==> flow/design.v <==
`timescale 1ns / 1ps
module mux#(
    parameter SIZE=64)(
    input [SIZE-1:0] a_in,
    input [SIZE-1:0] b_in,
    input control,
    output [SIZE-1:0] mux_out
    );
    assign mux_out = (control) ? b_in : a_in; 
endmodule
`timescale 1ns / 1ps
module iWrite_back(
    input  [64-1:0] 
           read_data, alu_result, pc_in,
    input  [4:0] write_register_in,
    input  iw_clk, MemtoReg, reg_write_in,
    output reg [64-1:0] pc_out,
    output [64-1:0] write_data,
    output reg [4:0] write_register_out,
    output reg reg_write_out);
    reg [64-1:0] read_data_buffered, alu_result_buffered;
    reg MemtoReg_buffered;
    always @(posedge iw_clk)
    begin
       pc_out <= pc_in;
       write_register_out <= write_register_in;
       reg_write_out <= reg_write_in;
       read_data_buffered <= read_data;
       alu_result_buffered <= alu_result;
       MemtoReg_buffered <= MemtoReg;
    end
    mux WB (.a_in(alu_result_buffered),
            .b_in(read_data_buffered), 
            .control(MemtoReg_buffered), 
            .mux_out(write_data));   
endmodule
### Step by step through the tools: iWrite_back

The steps from the RTL of iWrite_back to its reports follow in flow order.
Lines are those of the file above, counted from 1.
Operators carry their Yosys type and port widths (W data, S select, Z words).
Library cell names are shortened.
The mark -- stands for no value.

| set-up | value |
|---|---|
| top module | iWrite_back |
| clock port | iw_clk |
| library | sky130hd |
| timing corner | tt_025C_1v80 |

### Word-level counts

Source: Yosys, flattened and elaborated, memories not mapped. Widths are those after wreduce; folded enables and synchronous resets count as part of the registers. Registers that Yosys merges into a memory's read port (data or address) are not register bits. Print and check cells do not count. Equal cells are merged and count once.

| storage and ports | value |
|---|---|
| register bits after elaboration | 199 |
| bits of input ports | 200 |

| operators by class | value |
|---|---|
| muxes and demuxes | 1 |

Operators by type and width:

| kind | number |
|---|---|
| $mux W64 | 1 |

### Logic depth

Yosys ltp: most cells in a row. Word level: on the elaborated netlist, between registers, memories and ports. Mapped: between sequential cells and ports; inverters and the memories' decode and read muxes count.

| logic depth | value |
|---|---|
| depth after elaboration | 1 |
| ABC_AREA | 0 |
| depth in mapped cells | 3 |

### After synthesis

Source: synth_stat.txt of the flow (Yosys; design flattened, memories mapped). It holds for the ABC_AREA given above (unset counts as 0); a run with the other value may have another netlist.

Cells by type:

| cell type | number | total area (µm²) |
|---|---|---|
| dfxtp_1 | 199 | 3.98E+03 |
| mux2_4 | 60 | 900.864 |
| buf_12 | 6 | 120.115 |
| mux2_2 | 4 | 45.043 |
| buf_6 | 1 | 11.261 |

| mapped netlist | value |
|---|---|
| mapped cells | 270 |
| flip-flop cells | 199 |
| chip area (Yosys) | 5,061.1 µm² |

By module: a second synthesis without flattening, with its own total; a netlist apart from the flattened one above.

| second synthesis, totals | value |
|---|---|
| cell total of the unflattened synthesis | 270 |
| area total of the unflattened synthesis | 5,061.1 µm² |

Each row is one instance without its submodules.

By module:

| module | times used | sequential area (µm²) | area (µm²) | cells |
|---|---|---|---|---|
| iWrite_back | 1 | 3,983.8 | 3,983.8 | 199 |
| mux | 1 | 0.0 | 1,077.3 | 71 |

### Worst setup path after synthesis

OpenSTA on the mapped netlist: ideal clock, no wires. The path of least setup slack (recovery checks aside). Input and output delay are each 20% of the period. Register names are those of the netlist, which keeps one name where synthesis merged equal registers.

| timing after synthesis | value |
|---|---|
| kind | reg-to-output |
| from | register MemtoReg_buffered |
| to | output write_data[0] |
| launch time at the first pin | 0.000 ns |
| period | 1.1 ns |
| delay of the path | 0.949 ns |
| external output delay | 0.220 ns |
| path buffers | 2 |
| arrival time | 0.949 ns |
| data required time | 0.880 ns |
| setup slack | -0.069 ns |
| driving pins on the path | 4 |
| synthesis period reached | 1.169 ns |

"delay of the path" = arrival - input delay + setup time.
At an output port there is no setup time.
"driving pins on the path": output pins that drive a net of the path, with the launching flip-flop's if there is one; two outputs of one cell count as two.
"synthesis period reached" is the clock period less the worst setup slack; recovery checks do not enter. This is arithmetic on one report: input and output delays are still those of the set period (20% each).
The rows between start and end are the longest chain of elaborated cells between them; the timing report does not say that the signal goes this way. Where chains are equally long, one stands for them.
Each line given opens the expression or statement behind the cell; cells for indexed reads and writes are added by Yosys, which also makes memories of some case tables.

| on the way, after synthesis | value |
|---|---|
| path through | dfxtp_1 > buf_6 > buf_12 > mux2_4 |
| cells in the longest elaborated chain | 1 |

Ends and longest elaborated chain, after synthesis:

| item | line | RTL |
|---|---|---|
| from (decl) | 22 | `reg MemtoReg_buffered;` |
| from (assign) | 30 | `MemtoReg_buffered <= MemtoReg;` |
| $mux W64 | 9 | `assign mux_out = (control) ? b_in : a_in;` |
| to (decl) | 18 | `output [64-1:0] write_data,` |

Subject: flow runs of iWrite_back

Hi,

iWrite_back on sky130hd: 2 stored runs with different settings, listed in no order. Input and output delays are each 20% of the period that was set; the output load is 0.01 pF.

## Entry A

==> flow/run.sh <==
#!/bin/bash
# the make line also repeats the synthesis and layout settings of config.mk as NAME=value (left out here)
make -C /OpenROAD-flow-scripts/flow DESIGN_CONFIG=/design/flow/config.mk WORK_HOME=/design/flow/orfs CLKGATE_MAP_FILE= finish
==> flow/config.mk <==
export PLATFORM = sky130hd
export DESIGN_NAME = iWrite_back
export DESIGN_NICKNAME = iWrite_back
export VERILOG_FILES = /design/flow/design.v
export SDC_FILE = /design/flow/constraint.sdc
export NUM_CORES = 4
export LEC_CHECK = 0
export ABC_AREA = 0
export CAP_MARGIN = 0
export CORE_ASPECT_RATIO = 0.93
export CORE_MARGIN = 2
export CORE_UTILIZATION = 59
export CTS_CLUSTER_DIAMETER = 50
export GPL_TIMING_DRIVEN = 0
export MAX_ROUTING_LAYER = met4
export PLACE_DENSITY_LB_ADDON = 0.27
export SETUP_SLACK_MARGIN = 0.24
export SLEW_MARGIN = 20
export TNS_END_PERCENT = 100
==> flow/constraint.sdc <==
create_clock -name core_clock -period 1.98 [get_ports {iw_clk}]
set_input_delay 0.3960 -clock core_clock [delete_from_list [all_inputs] [get_ports {iw_clk}]]
set_output_delay 0.3960 -clock core_clock [all_outputs]
set_load 0.01 [all_outputs]

Entry A: stopped before the end: placement reported FLW-0024

## Entry B

==> flow/run.sh <==
#!/bin/bash
# the make line also repeats the synthesis and layout settings of config.mk as NAME=value (left out here)
make -C /OpenROAD-flow-scripts/flow DESIGN_CONFIG=/design/flow/config.mk WORK_HOME=/design/flow/orfs CLKGATE_MAP_FILE= finish
==> flow/config.mk <==
export PLATFORM = sky130hd
export DESIGN_NAME = iWrite_back
export DESIGN_NICKNAME = iWrite_back
export VERILOG_FILES = /design/flow/design.v
export SDC_FILE = /design/flow/constraint.sdc
export NUM_CORES = 4
export LEC_CHECK = 0
export ABC_AREA = 0
export CAP_MARGIN = 20
export CELL_PAD_IN_SITES_GLOBAL_PLACEMENT = 1
export CORE_MARGIN = 7
export CORE_UTILIZATION = 59
export CTS_CLUSTER_SIZE = 44
export PLACE_DENSITY = 0.75
export SLEW_MARGIN = 20
export TNS_END_PERCENT = 85
==> flow/constraint.sdc <==
create_clock -name core_clock -period 0.982 [get_ports {iw_clk}]
set_input_delay 0.1964 -clock core_clock [delete_from_list [all_inputs] [get_ports {iw_clk}]]
set_output_delay 0.1964 -clock core_clock [all_outputs]
set_load 0.01 [all_outputs]

Entry B: stopped before the end: placement reported GPL-0301

Regards
